==> flow/design.v <==
module TX_div (clk,rst,bd_rate,clk_out,SYS_clk_call);
input clk,rst,SYS_clk_call;
input [1:0 ]bd_rate;
output clk_out;
    reg T9600;       
    reg T2400;      
    reg T4800;     
    reg T1200;    
    reg [11:0] TQ9600;  
    reg [13:0] TQ2400;  
    reg [12:0] TQ4800;  
assign clk_out =    (!rst || SYS_clk_call) ? clk    
                   :(bd_rate == 2'b00)? T1200
                   :(bd_rate == 2'b01)? T2400
                   :(bd_rate == 2'b10)? T4800
                   : T9600 ;
always @ (posedge(clk))    
begin
    if ((rst == 1'b0) || (SYS_clk_call) || (bd_rate != 2'b11)) begin  
        TQ9600  <= 12'b0; 
        T9600 <= 1'b1;
    end
    else begin
     if (TQ9600 == 12'd2603) begin
     TQ9600  <= 12'b0; 
     T9600 <= ~T9600; 
        end 
        else begin
       TQ9600 <= TQ9600 + 12'd1;
        end
    end
end
always @ (posedge(clk))    
begin
    if ((rst == 1'b0) || (SYS_clk_call) || (bd_rate[1] == 1'b1)) begin  
        TQ2400  <= 14'b0; 
        T2400 <= 1'b1;
        T1200 <= 1'b1;
    end
    else begin
     if (TQ2400 == 14'd10416) begin
     TQ2400  <= 14'b0; 
     T2400 <= ~T2400;
     if (bd_rate == 2'b00) begin
       T1200 <= T2400 ? ~T1200 : T1200;
     end
        end 
        else begin
       TQ2400 <= TQ2400 + 14'd1;
        end
    end
end
always @ (posedge(clk))    
begin
    if ((rst == 1'b0) || (SYS_clk_call) || (bd_rate != 2'b10)) begin  
        TQ4800  <= 13'b0; 
        T4800 <= 1'b1;
    end
    else begin
     if (TQ4800 == 13'd5207) begin
     TQ4800  <= 13'b0; 
     T4800 <= ~T4800; 
        end 
        else begin
       TQ4800 <= TQ4800 + 13'd1;
        end
    end
end
endmodule
From RTL to reports: TX_div
The steps from the RTL of TX_div to its reports follow in flow order.
Line numbers count from 1 in the design file above.
Operators carry their Yosys type and port widths (W data, S select, Z words).
Library cell names are shortened.
A cell with - has no value.
- design top: TX_div
- clock port: clk
- cell library: sky130hd
- library corner: tt_025C_1v80

After elaboration
Source: Yosys, flattened and elaborated, memories not mapped. Widths are those after wreduce. Registers that Yosys merges into a memory's read port (data or address) are not register bits. Print and check cells do not count. Equal cells are merged and count once.
- noted flip-flop bits (word level): 43
- noted input bits: 5
- noted output and inout bits: 1
- noted word-level cells: 37
- add/subtract/negate cells at 3
- noted eq/ne operators: 7
- mux-type cells at 4
- bitwise operators: 5
- noted reduce/logical cells: 11
- operators by type and width (kind ; number):
    $add A14 B1 Y14 const B ; 1
    $eq A14 B14 Y1 const B ; 1
    $add A13 B1 Y13 const B ; 1
    $eq A13 B13 Y1 const B ; 1
    $add A12 B1 Y12 const B ; 1
    $eq A12 B12 Y1 const B ; 1
    $reduce_or A2 Y1 ; 3
    $logic_or A1 B1 Y1 ; 5
    $not A1 Y1 ; 5
    $ne A2 B2 Y1 const B ; 2
    $mux W1 ; 4
    $reduce_and A3 Y1 ; 1
    $eq A2 B1 Y1 const B ; 1
    $eq A2 B2 Y1 const B ; 1
    $logic_not A2 Y1 ; 1
    $logic_not A1 Y1 ; 1

Longest topological paths
Depth = most cells in a row (Yosys ltp): at word level without a register or memory, in the mapped netlist without a sequential cell, where the memories' decode and read muxes count.
- depth after elaboration at 5
- noted ABC_AREA: 0
- noted depth in mapped cells: 7
- mapped depth without buffers at 6

Synthesis result
Source: synth_stat.txt of the flow (Yosys; design flattened, memories mapped). It holds for the ABC_AREA given above (unset counts as 0); a run with the other value may have another netlist.
Totals and module areas in this step are rounded.
- cell types (type ; number ; area in all (um^2)):
    dfxtp_1 ; 43 ; 860.826
    xor2_1 ; 19 ; 166.41
    nor2_1 ; 38 ; 142.637
    xnor2_1 ; 16 ; 140.134
    nand4_1 ; 12 ; 75.072
    nand3_1 ; 14 ; 70.067
    ha_1 ; 4 ; 50.048
    and4_1 ; 5 ; 43.792
    nand2_1 ; 10 ; 37.536
    nor3_1 ; 6 ; 30.029
    inv_1 ; 7 ; 26.275
    and3_1 ; 4 ; 25.024
    nor4_1 ; 4 ; 25.024
    mux4_2 ; 1 ; 22.522
    nor4b_1 ; 2 ; 17.517
    buf_8 ; 1 ; 15.014
    nand3b_1 ; 2 ; 15.014
    or4b_4 ; 1 ; 13.763
Other cell types: 16; their cells: 20.
- cells in the netlist: 209
- synthesis area: 1900 um^2
- noted sequential part of the area: 860 um^2
- mapped flip-flops: 43
- buffer cells at 4

==> runs of TX_div <==
Flow measurements of TX_div on sky130hd: 2 stored runs with different settings, listed in no order. Input and output delays are each 20% of the period that was set; the output load is 0.01 pF.
"reached clock period" = clock period - worst setup slack. The figure is calculated, with input and output delays left at 20% of the set period.
"time on the worst setup path" = time allowed to the worst setup path (clock period - input delay - output delay, where it has them) - its slack; a late launch clock adds to it, a late capture clock takes from it.
"total power of the final layout": no workload was simulated; the value follows from the tool's default switching activity.
Results are given in rounded form.

Job 1
Settings were period_ns = 1.97; CORE_UTILIZATION = 19; CAP_MARGIN = 20; CORE_MARGIN = 2; SLEW_MARGIN = 20
- post-synthesis cell area: 1900 um^2
- noted the worst hold slack: 0.45 ns
- time on the worst setup path at 1.57 ns
- worst path kind: register to output
- final design utilization at 24 %
- reached clock period: 1.962 ns
- total power of the final layout: 1.6 mW
- noted the worst setup slack after layout: 0.008 ns
- noted the standard-cell area after layout: 2300 um^2
- total die area: 11000 um^2
- post-route setup TNS: 0.000 ns

Job 2
Settings were period_ns = 1.56; CORE_UTILIZATION = 34; SETUP_SLACK_MARGIN = 0.3; PLACE_DENSITY = 0.82; CORE_ASPECT_RATIO = 0.56; CELL_PAD_IN_SITES_GLOBAL_PLACEMENT = 2; CELL_PAD_IN_SITES_DETAIL_PLACEMENT = 1; ABC_AREA = 1; GPL_TIMING_DRIVEN = 1; GPL_ROUTABILITY_DRIVEN = 0; CTS_CLUSTER_DIAMETER = 181; CAP_MARGIN = 5; MIN_ROUTING_LAYER = met1; CORE_MARGIN = 2; SLEW_MARGIN = 20
- post-synthesis cell area: 2200 um^2
- noted the worst hold slack: 0.49 ns
- time on the worst setup path at 1.31 ns
- worst path kind: register to output
- final design utilization at 55 %
- reached clock period: 1.622 ns
- total power of the final layout: 2.9 mW
- noted the worst setup slack after layout: -0.062 ns
- noted the standard-cell area after layout: 3300 um^2
- total die area: 7200 um^2
- post-route setup TNS: -0.062 ns
