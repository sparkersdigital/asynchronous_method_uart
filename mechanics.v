==> flow/design.v <==
module UART_RX1(clk,rst,data_in,d_num,s_num,par,available,Buffer_out,error);
  input clk;    
  input rst;
  input data_in;    
  input d_num; 
  input s_num;
  input [1:0] par;
  output available;
  output reg [7:0]Buffer_out;
  output reg error;
  reg [3:0]  state;
  reg [3:0]  samp_count;  
  reg [15:0] samp_buffer;  
  reg [7:0]  data_out;
  wire MajorOUT;  
     parameter idle   = 4'd0;
     parameter check  = 4'd1;
     parameter start  = 4'd2;
     parameter parity = 4'd11;
     parameter stop1  = 4'd12;
     parameter stop2  = 4'd13;
  assign MajorOUT = major(samp_buffer,state);
  assign available = (state == idle || (state == stop1 && samp_count != 1'd1) || state == stop2 || state == check)? 1'b1 : 1'b0 ;
  always@(posedge clk)
  begin
       if (~rst)
     begin  
        state     <= idle;
        data_out   <= 8'd0;
        samp_count  <=  4'd0;
        samp_buffer  <= 16'd0;
        Buffer_out    <= 8'd0;
        error          <=  1'd0;
     end  
     else 
       begin  
       case(state)
       idle : begin
                if(data_in) begin
                  state <= idle;  
                end else begin 
                     Sample;
                     state <= check;
                end  
              end  
      check : begin 
               if(samp_count == 4'd0) begin 
                 if (MajorOUT) begin
                  state <= idle;
                  end else begin
                  Sample; 
                  state <= start;
                 end
               end else begin  
                 Sample; 
             end
            end  
      start : begin 
         Sample; 
               if(samp_count == 4'd0) begin 
                 if (MajorOUT)
                  state <= idle;
                else
                  state <= state + 1;  
               end  
            end  
        4'd3 , 4'd4 ,4'd5 , 4'd6 ,4'd7 , 4'd8 : begin  
          Sample;
           if(samp_count == 4'd0) begin
                 state <= state + 1;
                 DataOutShift;  
            end
          end 
       4'd9 : begin 
                  Sample; 
                   if(samp_count == 4'd0)
                   begin
                      DataOutShift;  
                     if(d_num)
                       begin
                         state     <= 4'd10;
                       end else  
                        begin
                          if(par == 2'b00 || par == 2'b11 )
                             begin   
                               state <= stop1;
                               error <= 1'b0;  
                             end
                          else
                              begin
                               state <= parity;
                              end  
                        end  
                    end  
             end  
       4'd10  : begin
                  Sample; 
                   if(samp_count == 4'd0)
                   begin
                      DataOutShift;  
                        if(par == 2'b00 || par == 2'b11 )
                             begin   
                               state <= stop1;
                               error <= 1'b0;  
                             end
                          else
                              begin
                               state <= parity;
                              end  
                   end  
                 end  
       parity :  begin
                  Sample;
                  if (par == 2'b01)
                  begin   
                     if(samp_count == 4'd0) begin
                        if(MajorOUT == parityCheck(data_out,d_num))
                          begin
                            error      <= 1'b0;
                            state      <= stop1;
                          end
                        else
                          begin 
                            error <= 1'b1;
                            state <= stop1;
                          end
                 end  
                      end  
               else if (par==2'b10)
                      begin    
                   if(samp_count == 4'd0) begin
                        if(MajorOUT == parityCheck(~data_out,d_num))
                          begin
                            error <= 1'b0;
                            state <= stop1;
                          end
                        else
                          begin 
                            error <= 1'b1;
                            state <= stop1;
                          end
                 end  
                      end  
                    end  
        stop1: begin 
               Buffer_out <= d_num ? data_out : {1'b0 , data_out[7:1]};        
               if(s_num)  
                begin
                  if(samp_count == 4'd0)
                    begin
                      if(data_in)
                        begin
                          state <= idle;
                        end  
                      else begin
                        Sample;
                        state <= check;
                      end  
                    end  
                  else begin
                    Sample;
                  end  
                end  
              else  
                begin
                  state <= stop2;
                end  
              end  
        stop2 : begin
                 Sample;
                  if(samp_count == 4'd0)
                    begin
                      if(data_in)
                        begin
                          state <= idle;
                        end  
                      else begin
                        Sample;
                        state <= check;
                      end  
                    end  
                    else begin
                    Sample;
                  end  
                end  
         endcase
       end 
  end
  task DataOutShift;
   begin data_out <= ( data_out >> 1  ) | {MajorOUT,7'd0} ; end 
endtask
  task Sample;
    begin
      if ((state == check || state == start) && (samp_count == 4'd7))
        samp_count <= 4'd0;
      else
        samp_count <= samp_count + 1;
        samp_buffer <= (samp_buffer << 1) | {15'd0,data_in} ;
    end
  endtask
function parityCheck ;
   input [7:0] a;
   input data_num;
   begin  
   if (data_num)
   begin   
   parityCheck = a[0] ^ a[1] ^ a[2] ^ a[3] ^ a[4] ^ a[5] ^ a[6] ^ a[7]; 
   end  
   else
   begin  
   parityCheck = a[0] ^ a[1] ^ a[2] ^ a[3] ^ a[4] ^ a[5] ^ a[6];
   end  
   end  
   endfunction 
function  major;
input [15:0]a;
input [3:0]stat;
integer count,i;
begin
count = 0 ; i = 0;
  case(stat) 
 4'd0 , 4'd1 : begin
     for (i=0; i<8; i=i+1)
        begin
          if (a[i]) begin count = count + 1;end
        end
  major = count > 3 ? 1 : 0;
end
default: begin
     for (i=0; i<16; i=i+1)
        begin
          if (a[i]) begin count = count + 1;end
        end
major = count > 7 ? 1 : 0;
 end
endcase
end
endfunction
endmodule
Step by step through the tools: UART_RX1
Tool output for the design above, in the order of the flow.
Line numbers count from 1 in the design file above.
Operators carry their Yosys type and port widths (W data, S select, Z words).
A cell with -- has no value.

inputs
  top module = UART_RX1
  clock = clk
  cell library = sky130hd
  timing corner = tt_025C_1v80

After elaboration
Source: Yosys, flattened and elaborated, memories not mapped. Widths are those after wreduce. Registers that Yosys merges into a memory's read port (data or address) are not register bits. Print and check cells do not count. Equal cells are merged and count once.

storage and ports
  bits in registers = 41
  input bits = 7
  output and inout port bits = 10

cells by class
  muxes and demuxes = 105
  reduce/logical cells = 23
  magnitude comparators = 2
  bitwise logic cells = 17
  add/sub/neg operators = 24
  equal/unequal tests = 31

operators by type and width
  operator                 count
  $mux W32                 46
  $add A32 B2 Y32 const B  22
  $mux W16                 5
  $mux W4                  17
  $pmux W16 S4             1
  $pmux W4 S9              1
  $gt A32 B3 Y1 const B    1
  $gt A32 B4 Y1 const B    1
  $mux W1                  27
  $eq A4 B4 Y1 const B     6
  $mux W8                  3
  $eq A4 B3 Y1 const B     5
  $or A16 B1 Y16           1
  $ne A2 B2 Y1 const B     8
  $pmux W4 S4              1
  $xor A1 B1 Y1            14
  $reduce_or A11 Y1        1
  $reduce_bool A9 Y1       1
  $add A4 B1 Y4 const B    2
  $eq A4 B2 Y1 const B     2
  $logic_not A4 Y1         2
  $or A7 B8 Y8             1
  $not A8 Y8               1
  $reduce_or A8 Y1         1
  $reduce_and A7 Y1        1
  $ne A3 B3 Y1 const B     2
  $reduce_and A3 Y1        2
  $reduce_bool A3 Y1       2

Other operator kinds: 17; their cells: 25.

Logic depth
Yosys ltp: most cells in a row. Word level: on the elaborated netlist, between registers, memories and ports. Mapped: between sequential cells and ports; inverters and the memories' decode and read muxes count.

logic depth
  depth in word-level cells = 57
  ABC_AREA = 0
  depth in mapped cells = 49
  mapped depth without buffers = 49

After synthesis
Source: synth_stat.txt of the flow (Yosys; design flattened, memories mapped). It holds for the ABC_AREA given above (unset counts as 0); a run with the other value may have another netlist.

cell types
  cell type                  count
  sky130_fd_sc_hd__dfxtp_1   41
  sky130_fd_sc_hd__ha_1      24
  sky130_fd_sc_hd__nand2_1   59
  sky130_fd_sc_hd__xnor2_1   25
  sky130_fd_sc_hd__mux2i_1   20
  sky130_fd_sc_hd__o21ai_0   33
  sky130_fd_sc_hd__nor2_1    42
  sky130_fd_sc_hd__nor2b_1   24
  sky130_fd_sc_hd__a21oi_1   22
  sky130_fd_sc_hd__nand3_1   20
  sky130_fd_sc_hd__clkbuf_1  25
  sky130_fd_sc_hd__xnor3_1   4
  sky130_fd_sc_hd__o211a_1   8
  sky130_fd_sc_hd__xor2_1    9
  sky130_fd_sc_hd__a22oi_1   10
  sky130_fd_sc_hd__a21boi_0  9
  sky130_fd_sc_hd__inv_1     16
  sky130_fd_sc_hd__nor3_1    12

Not listed: further types 63, cells in them 133.

mapped netlist
  cell count = 536
  sequential part of the area = 820.8 sq um
  mapped area = 4171.5 sq um
  mapped flip-flops = 41

Path before layout
OpenSTA on the mapped netlist: ideal clock, no wires. The path of least setup slack (recovery checks aside). Input and output delay are each 20% of the period. Register names are those of the netlist, which keeps one name where synthesis merged equal registers.

timing after synthesis
  kind = reg2reg
  start = reg samp_buffer[1]
  end = reg data_out[7]
  driving pins on the path = 50
  path buffers = 1
  arrival time = 8.899 ns
  required time = 11.684 ns
  library setup time = 0.116 ns
  path delay = 9.015 ns
  setup slack = 2.785 ns
  clock period = 11.8 ns
  time at the first pin = 0.000 ns
  period reached after synthesis = 9.015 ns

"path delay" is the arrival time less input delay plus setup time.
"driving pins on the path": output pins that drive a net of the path, with the launching flip-flop's if there is one; two outputs of one cell count as two.
"period reached after synthesis" = period - worst setup slack (recovery checks aside). The figure is calculated, with input and output delays left at 20% of the set period.
The rows between start and end are the longest chain of elaborated cells between them; the timing report does not say that the signal goes this way. Where chains are equally long, one stands for them.
Each line given opens the expression or statement behind the cell; cells for indexed reads and writes are added by Yosys, which also makes memories of some case tables.

between the ends, after synthesis
  cell sequence = sky130_fd_sc_hd__dfxtp_1 sky130_fd_sc_hd__inv_1 sky130_fd_sc_hd__ha_1 sky130_fd_sc_hd__buf_2 sky130_fd_sc_hd__xnor3_1 sky130_fd_sc_hd__inv_1 sky130_fd_sc_hd__ha_1 sky130_fd_sc_hd__nand2b_1 sky130_fd_sc_hd__o41ai_1 sky130_fd_sc_hd__nor2_1 sky130_fd_sc_hd__ha_1 sky130_fd_sc_hd__nand2_1 sky130_fd_sc_hd__o31ai_1 sky130_fd_sc_hd__ha_1 sky130_fd_sc_hd__nand2_1 sky130_fd_sc_hd__o21ai_0 sky130_fd_sc_hd__nor2_1 sky130_fd_sc_hd__inv_1 [14 not listed] sky130_fd_sc_hd__ha_1 sky130_fd_sc_hd__nand2_1 sky130_fd_sc_hd__o21ai_0 sky130_fd_sc_hd__a31o_2 sky130_fd_sc_hd__ha_1 sky130_fd_sc_hd__mux2_2 sky130_fd_sc_hd__ha_1 sky130_fd_sc_hd__mux2_2 sky130_fd_sc_hd__ha_1 sky130_fd_sc_hd__nand3_1 sky130_fd_sc_hd__or2_1 sky130_fd_sc_hd__mux2i_1 sky130_fd_sc_hd__or3_1 sky130_fd_sc_hd__a211oi_2 sky130_fd_sc_hd__nand3_1 sky130_fd_sc_hd__a221oi_2 sky130_fd_sc_hd__nor2_1 sky130_fd_sc_hd__a41o_1
  cells in the longest elaborated chain = 50

ends and longest elaborated chain, after synthesis
  what             RTL line  RTL
  start, declared  13        reg [15:0] samp_buffer;
  start, assigned  31        samp_buffer  <= 16'd0;
  $mux W32         232       if (a[i]) begin count = count + 1;end
  $mux W32         221       case(stat)
  $add A32 B2 Y32  232
  $mux W32         232
  $mux W32         221
  $add A32 B2 Y32  232
  $mux W32         232
  [36 not listed]  --
  $mux W32         221
  $gt A32 B4 Y1    234       major = count > 7 ? 1 : 0;
  $mux W1          234
  $mux W1          221
  $or A7 B8 Y8     190       begin data_out <= ( data_out >> 1  ) | {MajorOUT,7'd0} ; end
  $mux W8          69        if(samp_count == 4'd0) begin
  $mux W8          37        case(state)
  end, assigned    29        data_out   <= 8'd0;
  end, declared    14        reg [7:0]  data_out;

Worst path after layout
Path of least setup slack in the final report of stored run 1 (OpenROAD, finished layout, wires in). Where an end is a register, its clock arrival counts in the times.

timing after layout
  kind = reg2reg
  start = reg samp_buffer[1]
  end = reg error
  required time = 9.22 ns
  driving pins on the path = 52
  path buffers = 6
  library setup time = 0.10 ns
  setup slack = 0.53 ns
  clock period = 9.04 ns
  time at the first pin = 0.29 ns
  arrival time = 8.69 ns

The rows between start and end are the longest chain of elaborated cells between them; the timing report does not say that the signal goes this way. Where chains are equally long, one stands for them.
At most two assigning lines are given for a register; there are more.

between the ends, after layout
  cell sequence = sky130_fd_sc_hd__dfxtp_4 sky130_fd_sc_hd__inv_6 sky130_fd_sc_hd__ha_4 sky130_fd_sc_hd__buf_6 sky130_fd_sc_hd__xnor3_1 sky130_fd_sc_hd__inv_1 sky130_fd_sc_hd__ha_1 sky130_fd_sc_hd__nand2b_4 sky130_fd_sc_hd__o41ai_4 sky130_fd_sc_hd__nor2_2 sky130_fd_sc_hd__ha_4 sky130_fd_sc_hd__nand2_4 sky130_fd_sc_hd__buf_6 sky130_fd_sc_hd__buf_4 sky130_fd_sc_hd__buf_6 sky130_fd_sc_hd__buf_6 sky130_fd_sc_hd__o21ai_4 sky130_fd_sc_hd__nor2_4 [16 not listed] sky130_fd_sc_hd__nand2_1 sky130_fd_sc_hd__o21ai_1 sky130_fd_sc_hd__a31o_2 sky130_fd_sc_hd__ha_4 sky130_fd_sc_hd__mux2_4 sky130_fd_sc_hd__ha_4 sky130_fd_sc_hd__mux2_4 sky130_fd_sc_hd__ha_4 sky130_fd_sc_hd__nand3_2 sky130_fd_sc_hd__or2_1 sky130_fd_sc_hd__mux2i_4 sky130_fd_sc_hd__or3_4 sky130_fd_sc_hd__a211oi_4 sky130_fd_sc_hd__nand2_2 sky130_fd_sc_hd__a221oi_4 sky130_fd_sc_hd__buf_6 sky130_fd_sc_hd__mux2i_1 sky130_fd_sc_hd__nand2_1
  cells in the longest elaborated chain = 53

ends and longest elaborated chain, after layout
  what             RTL line  RTL
  start, declared  13        reg [15:0] samp_buffer;
  start, assigned  31        samp_buffer  <= 16'd0;
  $mux W32         232       if (a[i]) begin count = count + 1;end
  $mux W32         221       case(stat)
  $add A32 B2 Y32  232
  $mux W32         232
  $mux W32         221
  $add A32 B2 Y32  232
  $mux W32         232
  [39 not listed]  --
  $mux W1          221
  $eq A1 B1 Y1     132       if(MajorOUT == parityCheck(~data_out,d_num))
  $mux W1          132
  $mux W1          131       if(samp_count == 4'd0) begin
  $mux W1          129       else if (par==2'b10)
  $mux W1          114       if (par == 2'b01)
  $pmux W1 S3      37        case(state)
  end, assigned    33        error          <=  1'd0;
  end, assigned    87        error <= 1'b0;
  end, declared    10        output reg error;

==> results <==
Flow measurements of UART_RX1 on sky130hd: 2 stored runs with different settings, listed in no order. Input and output delays are each 20% of the period that was set; the output load is 0.01 pF.
"achieved clock period (ns)" means the clock period less the worst setup slack. The figure is calculated, with input and output delays left at 20% of the set period.

settings of stored run 1
{
  "period_ns": 9.04,
  "CORE_UTILIZATION": 29,
  "SETUP_SLACK_MARGIN": 2.3,
  "PLACE_DENSITY_LB_ADDON": 0.06,
  "CORE_MARGIN": 8,
  "CELL_PAD_IN_SITES_GLOBAL_PLACEMENT": 0,
  "GPL_TIMING_DRIVEN": 0,
  "CAP_MARGIN": 15,
  "SLEW_MARGIN": 20
}
report of stored run 1
yosys chip area after synthesis (um^2): 4171.5
finish__design__die__area: 18478.3
finish__design__instance__utilization: 0.4108
finish__timing__setup__ws: 0.533
finish__timing__setup__tns: 0.000
achieved clock period (ns): 8.507

settings of stored run 2
{
  "period_ns": 15.6,
  "CORE_UTILIZATION": 31,
  "PLACE_DENSITY_LB_ADDON": 0.28,
  "CORE_ASPECT_RATIO": 1.73,
  "CELL_PAD_IN_SITES_DETAIL_PLACEMENT": 2,
  "ABC_AREA": 1,
  "CTS_CLUSTER_SIZE": 33,
  "CAP_MARGIN": 30,
  "SLEW_MARGIN": 10,
  "MIN_ROUTING_LAYER": "met2",
  "MAX_ROUTING_LAYER": "met4",
  "CORE_MARGIN": 2
}
report of stored run 2
yosys chip area after synthesis (um^2): 4264.1
finish__design__die__area: 14745.1
finish__design__instance__utilization: 0.3533
finish__timing__setup__ws: 5.902
finish__timing__setup__tns: 0.000
achieved clock period (ns): 9.698
